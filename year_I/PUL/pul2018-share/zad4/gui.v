==> flow/design.v <==
`default_nettype none
module synchronize_inputs(clk, inputs, sync_inputs);
    parameter BITS = 10;
    parameter SYNC_LEVEL = 2;
    input wire clk;
    input wire [BITS - 1:0] inputs;
    output wire [BITS - 1:0] sync_inputs;
    reg [BITS - 1:0] sync[SYNC_LEVEL:0];
    integer j;
    initial begin
        for (j = 0; j <= SYNC_LEVEL; j = j + 1 )
            sync[j] = 1;
    end
    always @(posedge clk) begin
        sync[SYNC_LEVEL] <= inputs;
    end
    genvar i;
    generate
        for (i = SYNC_LEVEL - 1; i >= 0; i = i - 1 ) begin : gen_sync
            always @(posedge clk) begin
                sync[i] <= sync[i + 1];
            end
        end
    endgenerate
    assign sync_inputs = sync[0];
endmodule
module blit_copy_order(
    input wire [15:0] T_X,
    input wire [15:0] T_Y,
    input wire [15:0] S_X,
    input wire [15:0] S_Y,
    output reg forward,
    output reg ignore);
    always @(*) begin
        ignore = 0;
        if (T_Y > S_Y)
            forward = 0;
        else begin
        if (T_Y < S_Y)
            forward = 1;
        else begin
            if (T_X < S_X)
                forward = 1;
            else begin
                if (T_X == S_X) begin
                    forward = 1'bx;
                    ignore = 1;
                end
                else begin
                    forward = 0;
                end
            end
        end
        end
    end
endmodule
module compute_next_parameters(
    input wire signed [15:0] operation_X,
    input wire signed [15:0] operation_Y,
    input wire [15:0] width,
    input wire [15:0] height,
    input forward,
    output reg [15:0] next_operation_X,
    output reg [15:0] next_operation_Y,
    output wire done
    );
    wire [15:0] candidate_next_X_forward = operation_X + 1;
    wire [15:0] candidate_next_Y_forward = operation_Y + 1;
    wire signed [15:0] candidate_next_X_backward = operation_X - 1;
    wire signed [15:0] candidate_next_Y_backward = operation_Y - 1;
    assign done = forward ? operation_Y >= height : operation_Y < 0;
    always @(*) begin
    if (forward) begin
        if (candidate_next_X_forward >= width) begin
            next_operation_X = 0;
            next_operation_Y = candidate_next_Y_forward;
        end else begin
            next_operation_Y = operation_Y;
            next_operation_X = candidate_next_X_forward;
        end
    end else begin
        if (candidate_next_X_backward < 0) begin
            next_operation_X = width - 1;
            next_operation_Y = candidate_next_Y_backward;
        end else begin
            next_operation_Y = operation_Y;
            next_operation_X = candidate_next_X_backward;
        end
    end
    end
endmodule
module gui (
    input wire CLK,
    input wire uclk,
    output reg HSYNC,
    output reg VSYNC,
    output reg [2:0] VGAR,
    output reg [2:0] VGAG,
    output reg [2:1] VGAB,
    input wire EPP_ASTB,
    input wire EPP_DSTB,
    inout wire [7:0] EPP_D,
    input wire EPP_WR,
    output reg EPP_WAIT
    );
    localparam RESOLUTION_WIDTH = 320;
    localparam RESOLUTION_HEIGHT = 200;
    localparam EPP_INIT = 2'b00;
    localparam EPP_WAIT_ST = 2'b01;
    localparam CARD_IDLE = 4'h0;
    localparam CARD_FILL = 4'h1;
    localparam CARD_BLIT = 4'h2;
    localparam CARD_BLIT_EXEC = 4'h3;
    localparam CARD_WRITE = 4'h4;
    localparam CARD_ADVANCE_P_1 = 4'h5;
    localparam ADDR_X_1_LOW = 4'h0;
    localparam ADDR_X_1_HIGH = 4'h1;
    localparam ADDR_Y_1_LOW = 4'h2;
    localparam ADDR_Y_1_HIGH = 4'h3;
    localparam ADDR_X_2_LOW = 4'h4;
    localparam ADDR_X_2_HIGH = 4'h5;
    localparam ADDR_Y_2_LOW = 4'h6;
    localparam ADDR_Y_2_HIGH = 4'h7;
    localparam ADDR_WIDTH_LOW = 4'h8;
    localparam ADDR_WIDTH_HIGH = 4'h9;
    localparam ADDR_HEIGHT_LOW = 4'ha;
    localparam ADDR_HEIGHT_HIGH = 4'hb;
    localparam ADDR_BLIT = 4'hc;
    localparam ADDR_FILL = 4'hd;
    localparam ADDR_ACC = 4'he;
    localparam ADDR_STATUS = 4'hf;
    reg rdata_oe, fill_color, ramWrite, forward_op;
    reg [3:0] card_register, card_state;
    reg signed [15:0] X_1, Y_1, X_2, Y_2, width, height, operation_X, operation_Y;
    wire [15:0] next_operation_X, next_operation_Y;
    wire [10:0] epp_input, epp_synced;
    reg [1:0] epp_state;
    reg astb, dstb, wr;
    reg [7:0] wdata, rdata;
    reg RAM [0:65535], numWrite, numRead;
    wire [15:0] target_idx, first_idx, source_idx;
    reg [15:0] ramIdx;
    wire op_done, blip_forward, blip_ignore;
    reg [3:0] ctr;
    assign target_idx = X_1 + operation_X + (Y_1 + operation_Y) * RESOLUTION_WIDTH;
    assign source_idx = X_2 + operation_X + (Y_2 + operation_Y) * RESOLUTION_WIDTH;
    assign first_idx = X_1 + Y_1 * RESOLUTION_WIDTH;
    wire clk_;
    DCM_SP #(
        .CLKFX_DIVIDE(14),
        .CLKFX_MULTIPLY(11)
    ) display_dcm (
        .CLKIN(uclk),
        .CLKFX(clk_),
        .RST(0)
    );
    initial begin
        X_1 <= 0;
        X_2 <= 0;
        Y_1 <= 0;
        Y_2 <= 0;
        operation_X <= 0;
        operation_Y <= 0;
        width <= 0;
        height <= 0;
        fill_color <= 0;
        rdata_oe <= 0;
        ramWrite <= 0;
        ramIdx <= 0;
        numWrite <= 0;
        numRead <= 0;
        epp_state <= EPP_INIT;
        wdata <= 0;
        astb <= 1;
        dstb <= 1;
        ctr <= 0;
        card_state <= CARD_IDLE;
    end
    assign epp_input[0] = EPP_ASTB;
    assign epp_input[1] = EPP_DSTB;
    assign epp_input[9:2] = EPP_D;
    assign epp_input[10] = EPP_WR;
    assign EPP_D = rdata_oe ? rdata : 8'hzz;
    synchronize_inputs #(.BITS(11), .SYNC_LEVEL(2)) sync(.inputs(epp_input), .clk(CLK), .sync_inputs(epp_synced));
    blit_copy_order blip_ord(.S_X(X_2), .S_Y(Y_2), .T_X(X_1), .T_Y(Y_1), .forward(blip_forward), .ignore(blip_ignore));
    compute_next_parameters nexts(.operation_X(operation_X), .operation_Y(operation_Y), .width(width),
                                  .height(height), .forward(forward_op), .done(op_done),
                                  .next_operation_X(next_operation_X), .next_operation_Y(next_operation_Y));
    always @(*) begin
        ramWrite = 0;
        ramIdx = first_idx + ctr;
        numWrite = 8'hxx;
        case (card_state)
            CARD_WRITE: begin
                if (!ctr[3]) begin
                    ramWrite = 1;
                    numWrite = wdata[ctr[2:0]];
                end
            end
            CARD_FILL: begin
                ramIdx = target_idx;
                if (!op_done) begin
                    ramWrite = 1;
                    numWrite = fill_color;
                end
            end
            CARD_BLIT: begin
                ramIdx = source_idx;
            end
            CARD_BLIT_EXEC: begin
                ramIdx = target_idx;
                ramWrite = 1;
                numWrite = numRead;
            end
        endcase
    end
    always @(posedge CLK) begin
        if (ramWrite)
            RAM[ramIdx] <= numWrite;
        numRead <= RAM[ramIdx];
        case (card_state)
            CARD_WRITE: begin
                if (!ctr[3])
                    ctr <= ctr + 1;
                else begin
                    card_state <= CARD_ADVANCE_P_1;
                end
            end
            CARD_BLIT: begin
                if (op_done)
                    card_state <= CARD_IDLE;
                else begin
                    card_state <= CARD_BLIT_EXEC;
                end
            end
            CARD_BLIT_EXEC: begin
                card_state <= CARD_BLIT;
                operation_X <= next_operation_X;
                operation_Y <= next_operation_Y;
            end
            CARD_FILL: begin
                if (op_done)
                    card_state <= CARD_IDLE;
                else begin
                    operation_X <= next_operation_X;
                    operation_Y <= next_operation_Y;
                end
            end
            CARD_ADVANCE_P_1: begin
                if (X_1 == RESOLUTION_WIDTH - 8) begin
                    X_1 <= 0;
                    if (Y_1 == RESOLUTION_HEIGHT - 1) begin
                        Y_1 <= 0;
                    end else
                        Y_1 <= Y_1 + 1;
                end else
                    X_1 <= X_1 + 8;
                card_state <= CARD_IDLE;
            end
        endcase
        astb <= epp_synced[0];
        dstb <= epp_synced[1];
        wdata <= epp_synced[9:2];
        wr <= epp_synced[10];
        case (epp_state)
            EPP_INIT: begin
                EPP_WAIT <= 0;
                if (!astb && !wr) begin
                    if (!(|wdata[7:4])) begin
                        card_register <= wdata;
                    end
                    epp_state <= EPP_WAIT_ST;
                end
                if (!astb && wr) begin
                    epp_state <= EPP_WAIT_ST;
                    rdata <= card_register;
                end
                if (!dstb && !wr) begin
                    epp_state <= EPP_WAIT_ST;
                    case (card_register)
                    ADDR_X_1_LOW: begin
                        X_1[7:0] <= wdata;
                    end
                    ADDR_X_1_HIGH: begin
                        X_1[15:8] <= wdata;
                    end
                    ADDR_Y_1_LOW: begin
                        Y_1[7:0] <= wdata;
                    end
                    ADDR_Y_1_HIGH: begin
                        Y_1[15:8] <= wdata;
                    end
                    ADDR_X_2_LOW: begin
                        X_2[7:0] <= wdata;
                    end
                    ADDR_X_2_HIGH: begin
                        X_2[15:8] <= wdata;
                    end
                    ADDR_Y_2_LOW: begin
                        Y_2[7:0] <= wdata;
                    end
                    ADDR_Y_2_HIGH: begin
                        Y_2[15:8] <= wdata;
                    end
                    ADDR_WIDTH_LOW: begin
                        width[7:0] <= wdata;
                    end
                    ADDR_WIDTH_HIGH: begin
                        width[15:8] <= wdata;
                    end
                    ADDR_HEIGHT_LOW: begin
                        height[7:0] <= wdata;
                    end
                    ADDR_HEIGHT_HIGH: begin
                        height[15:8] <= wdata;
                    end
                    ADDR_BLIT: begin
                        if (card_state == CARD_IDLE && !blip_ignore) begin
                            card_state <= CARD_BLIT;
                            operation_X <= blip_forward ? 0 : width - 1;
                            operation_Y <= blip_forward ? 0 : height - 1;
                            forward_op <= blip_forward;
                        end
                    end
                    ADDR_FILL: begin
                        fill_color <= wdata[0];
                        if (card_state == CARD_IDLE) begin
                            forward_op <= 1;
                            card_state <= CARD_FILL;
                            operation_X <= 0;
                            operation_Y <= 0;
                        end
                    end
                    ADDR_ACC: begin
                        if (card_state == CARD_IDLE && X_1[2:0] == 0) begin
                            if (!ctr[3]) begin
                                epp_state <= EPP_INIT;
                                card_state <= CARD_WRITE;
                            end else begin
                                epp_state <= EPP_WAIT_ST;
                            end
                        end
                    end
                    endcase
                end
                if (!dstb && wr) begin
                    rdata_oe <= 1;
                    epp_state <= EPP_WAIT_ST;
                    case (card_register)
                    ADDR_X_1_LOW: begin
                        rdata <= X_1[7:0];
                    end
                    ADDR_X_1_HIGH: begin
                        rdata <= X_1[15:8];
                    end
                    ADDR_Y_1_LOW: begin
                        rdata <= Y_1[7:0];
                    end
                    ADDR_Y_1_HIGH: begin
                        rdata <= Y_1[15:8];
                    end
                    ADDR_X_2_LOW: begin
                        rdata <= X_2[7:0];
                    end
                    ADDR_X_2_HIGH: begin
                        rdata <= X_2[15:8];
                    end
                    ADDR_Y_2_LOW: begin
                        rdata <= Y_2[7:0];
                    end
                    ADDR_Y_2_HIGH: begin
                        rdata <= Y_2[15:8];
                    end
                    ADDR_WIDTH_LOW: begin
                        rdata <= width[7:0];
                    end
                    ADDR_WIDTH_HIGH: begin
                        rdata <= width[15:8];
                    end
                    ADDR_HEIGHT_LOW: begin
                        rdata <= height[7:0];
                    end
                    ADDR_HEIGHT_HIGH: begin
                        rdata <= height[15:8];
                    end
                    ADDR_ACC: begin
                        if (card_state == CARD_IDLE && X_1[2:0] == 0) begin
                            if (ctr != 0) begin
                                rdata[ctr - 1] <= numRead;
                            end
                            if (!ctr[3]) begin
                                epp_state <= EPP_INIT;
                                ctr <= ctr + 1;
                            end else
                                card_state <= CARD_ADVANCE_P_1;
                        end
                    end
                    ADDR_STATUS: begin
                        rdata <= (card_state == CARD_IDLE) ? 0 : 1;
                    end
                    endcase
                end
            end
            EPP_WAIT_ST: begin
                ctr <= 0;
                EPP_WAIT <= 1;
                if (astb && dstb) begin
                    rdata_oe <= 0;
                    epp_state <= EPP_INIT;
                end
            end
        endcase
    end
    localparam MAX_HC = 800;
    localparam MAX_VC = 449;
    localparam HS_START = RESOLUTION_WIDTH + 8;
    localparam HS_END = HS_START + 48;
    localparam VS_START = RESOLUTION_HEIGHT + 6;
    localparam VS_END = VS_START + 1;
    wire DE1;
    reg [9:0] hc;
    reg [8:0] vc;
    reg [8:0] hc1;
    reg [7:0] vc1;
    assign DE1 = (hc1 < RESOLUTION_WIDTH && vc1 < RESOLUTION_HEIGHT);
    reg chr1;
    wire [15:0] ramaddr0;
    always @(posedge clk_) begin
        if (hc == MAX_HC - 1) begin
            hc <= 0;
            if (vc == MAX_VC - 1)
                vc <= 0;
            else
                vc <= vc + 1;
        end else
            hc <= hc + 1;
    end
    assign ramaddr0 = ((hc[9:1]) + (vc[8:1]) * RESOLUTION_WIDTH);
    always @(posedge clk_) begin
    	hc1 <= hc[9:1];
    	vc1 <= vc[8:1];
    	chr1 <= RAM[ramaddr0];
    	VGAR <= DE1 ? chr1 ? 7 : 0 : 0;
    	VGAG <= DE1 ? chr1 ? 7 : 0 : 0;
    	VGAB <= DE1 ? chr1 ? 3 : 0 : 0;
    	HSYNC <= (hc1 >= HS_START && hc1 < HS_END);
    	VSYNC <= (vc1 >= VS_START && vc1 < VS_END);
    end
endmodule
From RTL to reports: synchronize_inputs
The steps from the RTL of synchronize_inputs to its reports follow in flow order.
Line numbers count from 1 in the design file above.
Operators: Yosys type, input widths -> output width; for muxes data width and select width s.
Cell names lack the library's common part.
Not given: -
- design top: synchronize_inputs
- clock input: clk
- cell library: sky130hd
- timing corner: tt_025C_1v80

After elaboration
Counts by Yosys on the flattened word-level netlist (proc, flatten, opt, wreduce). Print and check cells are left out. Cells with the same type and inputs are merged into one.
- word width x clocked read ports at 0
- word-level cells: 3
- noted bits in read-only memories: 0
- memories kept: 0
- input bits at 11
- flip-flop bits (word level) at 30
- bits in latches at 0
- RAM bits: 0
- noted multiply operators: 0
- bitwise logic cells at 0
- shift operators at 0
- order comparisons: 0
- noted mux-type cells: 0
- add/sub/neg operators: 0
- reductions and logical operators: 0
- noted divide/modulo/power cells: 0
- eq/ne operators at 0

Depth
Longest topological path by Yosys (ltp), each cell counted once; first at word level (registers and memories cut), then after technology mapping (sequential cells cut; the memories' decode and read muxes count).
- depth after elaboration: 0
- ABC_AREA: 0
- depth in mapped cells: 0
- noted depth with buffers taken out: 0

After synthesis
The flow's flattened synthesis, as Yosys stat reports it; memories are mapped. The netlist is that of the ABC_AREA named above (0 if unset); the other value can give another one.
- noted mapped flip-flops: 30
- cell area after synthesis at 600.6 sq um
- mapped cells: 30
- area of sequential cells at 600.6 sq um
- cell types (type ; number ; total area (sq um)):
    dfxtp_1 ; 30 ; 600.576

Path before layout
OpenSTA on the mapped netlist: ideal clock, no wires. The path of least setup slack (recovery checks aside). Input and output delay are each 20% of the period. Register names are those of the netlist, which keeps one name where synthesis merged equal registers.
- kind: reg-to-output
- start: register sync[0][0]
- end: output sync_inputs[0]
- required time: 0.329 ns
- arrival at 0.331 ns
- setup slack at -0.002 ns
- external output delay at 0.082 ns
- path buffers: 0
- noted delay of the path: 0.331 ns
- noted stages on the path: 1
- noted clock period: 0.411 ns
- noted synthesis period reached: 0.413 ns
"delay of the path" is the arrival time less input delay plus setup time.
At an output port there is no setup time.
"stages on the path" counts driving pins, that of a launching flip-flop among them; a cell with two outputs on the path counts twice.
"synthesis period reached" is the clock period less the worst setup slack; recovery checks do not enter. This is arithmetic on one report: input and output delays are still those of the set period (20% each).
- path through: dfxtp_1
- cells in the longest elaborated chain: 0
- noted elaborated cells on any way between the ends: 0
- source lines of those cells: 0
- ends and longest elaborated chain, post-synthesis (element ; line ; source):
    start, declared ; 8 ; reg [BITS - 1:0] sync[SYNC_LEVEL:0];
    start, assigned ; 21 ; sync[i] <= sync[i + 1];
    end, declared ; 7 ; output wire [BITS - 1:0] sync_inputs;

Timing after layout
Path of least setup slack in the final report of record 1 (OpenROAD, finished layout, wires in). Where an end is a register, its clock arrival counts in the times.
- kind: reg-to-output
- start: register sync[0][6]
- end: output sync_inputs[6]
- external output delay at 0.13 ns
- required time: 0.51 ns
- noted stages on the path: 2
- arrival at 0.74 ns
- noted clock period: 0.632 ns
- setup slack at -0.24 ns
- path buffers: 1
- path through: dfxtp_1 > buf_2
- cells in the longest elaborated chain: 0
- noted elaborated cells on any way between the ends: 0
- source lines of those cells: 0
- ends and longest elaborated chain, post-layout (element ; line ; source):
    start, declared ; 8 ; reg [BITS - 1:0] sync[SYNC_LEVEL:0];
    start, assigned ; 21 ; sync[i] <= sync[i + 1];
    end, declared ; 7 ; output wire [BITS - 1:0] sync_inputs;

Wiki page: synchronize_inputs / flow data

Module synchronize_inputs, platform sky130hd: 2 stored runs of the flow (Yosys, OpenROAD) with differing settings, in no particular order. Input and output delays are each 20% of the period that was set; the output load is 0.01 pF.
"worst path time" is the time allowed to the run's worst setup path (the clock period less input and output delay, where it has them) less its slack. Clock arrival times count: a late capture clock shortens it, a late launch clock lengthens it.
By "total power after layout" is meant OpenSTA's value without simulated activity: inputs other than the clock are taken to toggle once in ten clock periods, and the tool carries that through the logic.

Record 1
Settings were period_ns = 0.632; CORE_UTILIZATION = 31; PLACE_DENSITY = 0.38; CORE_ASPECT_RATIO = 1.08; CELL_PAD_IN_SITES_GLOBAL_PLACEMENT = 1; CTS_CLUSTER_SIZE = 62; CTS_CLUSTER_DIAMETER = 176; SLEW_MARGIN = 35; MAX_ROUTING_LAYER = met4; CAP_MARGIN = 20; CORE_MARGIN = 2
- worst hold slack in the final report at 0.256 ns
- lowest setup slack at -0.237 ns
- noted the total power after layout: 3224 µW
- Yosys chip area after synthesis at 600.6 sq um
- total negative slack at -2.269 ns
- noted the utilization: 47.6 %
- worst path time at 0.74 ns
- class of the worst setup path: reg-to-output
- noted the die outline area: 2305.7 sq um

Record 2
Settings were period_ns = 0.25; CORE_UTILIZATION = 44; SETUP_SLACK_MARGIN = 0.06; CORE_ASPECT_RATIO = 1.73; CORE_MARGIN = 7; GPL_ROUTABILITY_DRIVEN = 0; MIN_ROUTING_LAYER = met2; CAP_MARGIN = 20; SLEW_MARGIN = 20
- did not finish, floorplanning stopped with PDN-0185
